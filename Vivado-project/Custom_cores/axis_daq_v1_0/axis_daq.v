==> flow/design.v <==
`timescale 1 ns / 1 ps
module axis_daq #
(
  parameter integer AXIS_TDATA_WIDTH = 32,
  parameter integer BRAM_DATA_WIDTH  = 16,
  parameter integer BRAM_ADDR_WIDTH  = 16
)
(
  input  wire                           aclk,
  input  wire                           aresetn,
  input  wire [31:0]                    daq_control,
  output wire [31:0]                    daq_status,
  output wire                           s_axis_tready,
  input  wire [AXIS_TDATA_WIDTH-1:0]    s_axis_tdata,
  input  wire                           s_axis_tvalid,
  output wire                           bram_porta_clk,
  output wire [BRAM_ADDR_WIDTH-1:0]     bram_porta_addr,
  output wire [BRAM_DATA_WIDTH-1:0]     bram_porta_wrdata,
  output wire                           bram_porta_we
);
  reg [3:0] st_reg, st_reg_next;             
  localparam st_idle             = 4'b0000;
  localparam st_pretrigger       = 4'b0001;
  localparam st_wait_for_trigger = 4'b0010;
  localparam st_triggered        = 4'b0011;
  localparam st_done             = 4'b0100;
  reg daq_done_reg;                              
  reg [BRAM_ADDR_WIDTH-1:0] bram_addr_reg;       
  reg [BRAM_DATA_WIDTH-1:0] bram_data_reg;
  reg bram_wr_reg;
  reg signed [15:0] daq_threshold_reg;
  reg [BRAM_ADDR_WIDTH-2:0] daq_pretrigger_reg;
  reg [BRAM_ADDR_WIDTH-1:0] cnt_samples;
  reg daq_triggered_reg;
  reg daq_full_reg;
  reg rst_cnt_samples;
  reg en_cnt_samples;
  reg pretriger_done_reg;
  wire signed [15:0] s_axis_tdata_CH1_i;
  wire signed [15:0] s_axis_tdata_CH2_i;
  wire daq_enable;
  wire force_trigger;
  wire channel_select;
  localparam C_CNT_SAMPLES_FULL = 16'hFFFF;
  localparam C_delimiter = 16'h7FFF;
  assign daq_status         = { 31'd0 , daq_done_reg };
  assign s_axis_tready      = 1'b1;
  assign bram_porta_clk     = aclk;
  assign bram_porta_addr    = bram_addr_reg;
  assign bram_porta_wrdata  = bram_data_reg;
  assign bram_porta_we      = bram_wr_reg;
  assign daq_enable         = daq_control[0];
  assign force_trigger      = daq_control[1];
  assign channel_select     = daq_control[2];
  assign s_axis_tdata_CH1_i     = s_axis_tdata[15:0];  
  assign s_axis_tdata_CH2_i     = s_axis_tdata[31:16];  
  always @(posedge aclk)
  begin
    if (~aresetn)                
      st_reg <= st_idle;
    else
      st_reg <= st_reg_next;
  end
  always @*
  begin
    st_reg_next <= st_reg;
    case(st_reg)
      st_idle:              if(daq_enable == 1'b1)
                                st_reg_next <= st_pretrigger;
      st_pretrigger:        if(pretriger_done_reg == 1'b1)
                                st_reg_next <= st_wait_for_trigger;
      st_wait_for_trigger:  if(daq_triggered_reg == 1'b1)
                                st_reg_next <= st_triggered;
      st_triggered:         if(daq_full_reg == 1'b1)
                                st_reg_next <= st_done;
      st_done:              if(daq_enable == 1'b0)
                                st_reg_next <= st_idle;
    endcase;
  end
  always @(posedge aclk)
  begin
    if (~aresetn) begin
      rst_cnt_samples         <=  1'b0;
      en_cnt_samples          <=  1'b0;
      daq_done_reg            <=  1'b0;
      daq_threshold_reg       <= 16'b0;
      daq_pretrigger_reg      <= 13'b0;
    end
    else begin
      rst_cnt_samples         <=  1'b0;
      en_cnt_samples          <=  1'b0;
      daq_done_reg            <=  1'b0;
      case(st_reg)
        st_idle:              begin
                                rst_cnt_samples <= 1'b1;
                                if (daq_enable == 1'b1)
                                  daq_threshold_reg  <= daq_control[31:16];
                                  daq_pretrigger_reg <= daq_control[15:3];
                              end
        st_pretrigger:        en_cnt_samples <= 1'b1;
        st_wait_for_trigger:  en_cnt_samples <= 1'b0;
        st_triggered:         en_cnt_samples <= 1'b1;
        st_done:              begin
                                daq_done_reg <= 1'b1;
                                rst_cnt_samples <= 1'b1;
                              end
      endcase;
    end
  end
  always @(posedge aclk)
  begin
    if (~aresetn)
      bram_addr_reg <= 1'b0;
    else
      if (s_axis_tvalid == 1'b1)
        bram_addr_reg <= bram_addr_reg + 1;
  end
  always @(posedge aclk)
  begin
    bram_wr_reg             <=  1'b0;
    bram_data_reg           <= 32'b0;
    case(st_reg)
      st_idle:              bram_wr_reg <= 1'b0;
      st_pretrigger:        begin
                                if (s_axis_tvalid == 1'b1) begin
                                    bram_wr_reg <= 1'b1;
	                           end
			        if (channel_select == 1'b1) begin
		                          bram_data_reg <= s_axis_tdata_CH2_i;  
                                end
                                if (channel_select == 1'b0) begin
			                  bram_data_reg <= s_axis_tdata_CH1_i;  
                                end
                            end
      st_wait_for_trigger:  begin
                                if (s_axis_tvalid == 1'b1) begin
                                    bram_wr_reg <= 1'b1;
                                end
                                if (channel_select == 1'b1) begin
			                        bram_data_reg <= s_axis_tdata_CH2_i;  
                                end
                                if (channel_select == 1'b0) begin
			                        bram_data_reg <= s_axis_tdata_CH1_i;  
			                    end
			                end
      st_triggered:         begin
                                if (s_axis_tvalid == 1'b1) begin
                                    if (daq_full_reg == 1'b1) begin
                                        bram_wr_reg <= 1'b1;
                                        bram_data_reg <= C_delimiter;    
                                    end
                                    else begin
                                        bram_wr_reg <= 1'b1;
                                    end
                                    if (channel_select == 1'b1) begin
			      	                    bram_data_reg <= s_axis_tdata_CH2_i;  
			      	                end
                                 end
                                 if (channel_select == 1'b0) begin
			                         bram_data_reg <= s_axis_tdata_CH1_i;  
                                 end
                              end
      st_done:              bram_wr_reg <= 1'b0;
    endcase
  end
  always @(posedge aclk)	
  begin
    if (~aresetn)
      daq_triggered_reg      <= 1'b0;
    else
      daq_triggered_reg      <= 1'b0;
      if (s_axis_tvalid == 1'b1)
         if (channel_select == 1'b1) begin
            if(s_axis_tdata_CH2_i >= daq_threshold_reg || (force_trigger == 1))  
	        daq_triggered_reg  <= 1'b1;
            end else begin
            if(s_axis_tdata_CH1_i >= daq_threshold_reg || (force_trigger == 1))  
	        daq_triggered_reg  <= 1'b1;
	     end	    
  end
  always @(posedge aclk)
  begin
    if (~aresetn) begin                
      cnt_samples        <= 1'b0;
      pretriger_done_reg <= 1'b0;
      daq_full_reg       <= 1'b0;
    end
    else begin
      pretriger_done_reg <= 1'b0;
      daq_full_reg       <= 1'b0;
      if (cnt_samples == daq_pretrigger_reg)
        pretriger_done_reg <= 1'b1;
      if (rst_cnt_samples == 1'b1)
        cnt_samples <= 0;
      else
        if (en_cnt_samples == 1'b1)
          cnt_samples <= cnt_samples + 1;
      if (cnt_samples == C_CNT_SAMPLES_FULL)
        daq_full_reg <= 1'b1;
    end
  end
endmodule
# Step by step through the tools: axis_daq
# The steps from the RTL of axis_daq to its reports follow in flow order.
# Line numbers count from 1 in the design file above.
# Cell names lack the library's common part.
# The mark - stands for no value.
dict set report design {
  design {axis_daq}
  clock_port {aclk}
  cell_library {sky130hd}
  corner {tt_025C_1v80}
}

# Elaborated design
# Yosys after proc, flatten, opt, wreduce and memory -nomap, before mapping. Memory bits, and registers merged into a memory's read port (data or address), are not among the register bits. Print and check cells are not counted. Equal cells are merged and count once.
dict set report classes {
  add_sub_neg 2
  compare 2
  reduce_logical 11
  mux 19
  equal 11
  bitwise 1
}
# operator count
set ops {}
lappend ops {{16-bit 2-to-1 mux} 3}
lappend ops {{16-bit by 1-bit adder with 16-bit output (second input constant)} 2}
lappend ops {{16-bit greater-or-equal comparator} 2}
lappend ops {{16-bit parallel mux with 2-bit select} 1}
lappend ops {{4-bit parallel mux with 5-bit select} 1}
lappend ops {{4-bit 2-to-1 mux} 5}
lappend ops {{16-bit by 13-bit == test with 1-bit output} 1}
lappend ops {{16-bit == test (second input constant)} 1}
lappend ops {{2-bit inequality test (second input constant)} 5}
lappend ops {{1-bit 2-to-1 mux} 9}
lappend ops {{2-bit OR reduction} 4}
lappend ops {{4-bit by 2-bit == test with 1-bit output (second input constant)} 2}
lappend ops {{6-bit AND reduction} 1}
lappend ops {{5-bit nonzero test} 1}
lappend ops {{4-bit by 1-bit == test with 1-bit output (second input constant)} 1}
lappend ops {{4-bit by 3-bit == test with 1-bit output (second input constant)} 1}
lappend ops {{4-bit zero test} 1}
lappend ops {{3-bit OR reduction} 1}
lappend ops {{1-bit logical OR} 2}
lappend ops {{2-bit AND reduction} 1}
lappend ops {{1-bit NOT} 1}
dict set report bits {
  register_bits 88
  output_inout_bits 67
}

# Logic depth
# Yosys ltp: most cells in a row. Word level: on the elaborated netlist, between registers, memories and ports. Mapped: between sequential cells and ports; inverters and the memories' decode and read muxes count.
dict set report logic_depth {
  depth_word 4
  ABC_AREA 1
  ltp_mapped 17
}

# After synthesis
# Source: synth_stat.txt of the flow (Yosys; design flattened, memories mapped). It holds for the ABC_AREA given above (unset counts as 0); a run with the other value may have another netlist.
dict set report mapped {
  flip_flops 89
  buffers 49
  yosys_area_um2 4543.1
  sequential_area_um2 1781.7
  mapped_cells 610
}
# type count type_area_um2
set by_type {}
lappend by_type {dfxtp_1 89 1.78E+03}
lappend by_type {ha_1 34 425.408}
lappend by_type {nand2_1 110 412.896}
lappend by_type {a21oi_1 69 345.331}
lappend by_type {buf_4 34 255.245}
lappend by_type {nor2_1 67 251.491}
lappend by_type {o21ai_0 49 245.235}
lappend by_type {inv_1 64 240.23}
lappend by_type {nand3_1 14 70.067}
lappend by_type {nor3_1 12 60.058}
lappend by_type {clkbuf_1 14 52.55}
lappend by_type {nand4_1 7 43.792}
lappend by_type {nor2_2 5 31.28}
lappend by_type {o21a_1 4 30.029}
lappend by_type {a221oi_1 3 26.275}
lappend by_type {nor2_4 2 22.522}
lappend by_type {a32o_1 2 20.019}
lappend by_type {nand3_2 2 20.019}
# Other cell types: 17; their cells: 29.

Hand-over note for axis_daq

Top module axis_daq; platform sky130hd; tools Yosys and OpenROAD; 2 stored runs in no particular order. Input and output delays are each 20% of the period that was set; the output load is 0.01 pF.
"period_less_ws_ps": clock period set for the run, less the worst setup slack. It is reckoned from that one timing run; input and output delays stay at 20% of the period that was set.
"critical_path_time_ps" means the part of the period allowed to the worst setup path (the constraints hold back 20% at inputs and 20% at outputs) less its slack; where the path has registers, the arrival times of their clocks count too.
"totalPower_w" rests on the timing tool's default activity at the inputs, not on a simulated workload.
"critical_path_time_ps" is known to 10 ps.

[flow] flow run A: files
==> flow/run.sh <==
#!/bin/bash
# the make line also repeats the synthesis and layout settings of config.mk as NAME=value (left out here)
make -C /OpenROAD-flow-scripts/flow DESIGN_CONFIG=/design/flow/config.mk WORK_HOME=/design/flow/orfs CLKGATE_MAP_FILE= finish
==> flow/config.mk <==
export PLATFORM = sky130hd
export DESIGN_NAME = axis_daq
export DESIGN_NICKNAME = axis_daq
export VERILOG_FILES = /design/flow/design.v
export SDC_FILE = /design/flow/constraint.sdc
export NUM_CORES = 4
export LEC_CHECK = 0
export ABC_AREA = 1
export CAP_MARGIN = 20
export CELL_PAD_IN_SITES_DETAIL_PLACEMENT = 0
export CORE_MARGIN = 3
export CORE_UTILIZATION = 32
export CTS_CLUSTER_DIAMETER = 387
export GPL_TIMING_DRIVEN = 1
export PLACE_DENSITY_LB_ADDON = 0.27
export SLEW_MARGIN = 20
==> flow/constraint.sdc <==
create_clock -name core_clock -period 1.19 [get_ports {aclk}]
set_input_delay 0.2380 -clock core_clock [delete_from_list [all_inputs] [get_ports {aclk}]]
set_output_delay 0.2380 -clock core_clock [all_outputs]
set_load 0.01 [all_outputs]

[flow] flow run A: metrics
[metrics] tns_setup_ps = -4555
[metrics] period_less_ws_ps = 1589
[metrics] finalUtil_pct = 55.8
[metrics] post_synth_area_um2 = 4543.1
[metrics] timing.setup.ws_ps = -399
[metrics] stdcell_area_um2 = 7569.8
[metrics] dieArea_um2 = 15662.5
[metrics] critical_path_time_ps = 1590
[metrics] timing.worst_path_kind = reg-to-reg
[metrics] ws_hold_ps = 241
[metrics] totalPower_w = 0.008306

[flow] flow run B: files
==> flow/run.sh <==
#!/bin/bash
# the make line also repeats the synthesis and layout settings of config.mk as NAME=value (left out here)
make -C /OpenROAD-flow-scripts/flow DESIGN_CONFIG=/design/flow/config.mk WORK_HOME=/design/flow/orfs CLKGATE_MAP_FILE= finish
==> flow/config.mk <==
export PLATFORM = sky130hd
export DESIGN_NAME = axis_daq
export DESIGN_NICKNAME = axis_daq
export VERILOG_FILES = /design/flow/design.v
export SDC_FILE = /design/flow/constraint.sdc
export NUM_CORES = 4
export LEC_CHECK = 0
export CAP_MARGIN = 0
export CELL_PAD_IN_SITES_DETAIL_PLACEMENT = 1
export CELL_PAD_IN_SITES_GLOBAL_PLACEMENT = 3
export CORE_MARGIN = 5
export CORE_UTILIZATION = 63
export CTS_CLUSTER_DIAMETER = 41
export CTS_CLUSTER_SIZE = 53
export GPL_ROUTABILITY_DRIVEN = 0
export GPL_TIMING_DRIVEN = 1
export PLACE_DENSITY_LB_ADDON = 0.26
export SLEW_MARGIN = 20
export TNS_END_PERCENT = 70
==> flow/constraint.sdc <==
create_clock -name core_clock -period 1.41 [get_ports {aclk}]
set_input_delay 0.2820 -clock core_clock [delete_from_list [all_inputs] [get_ports {aclk}]]
set_output_delay 0.2820 -clock core_clock [all_outputs]
set_load 0.01 [all_outputs]

[flow] flow run B: did not finish, placement stopped with FLW-0024

End of note.
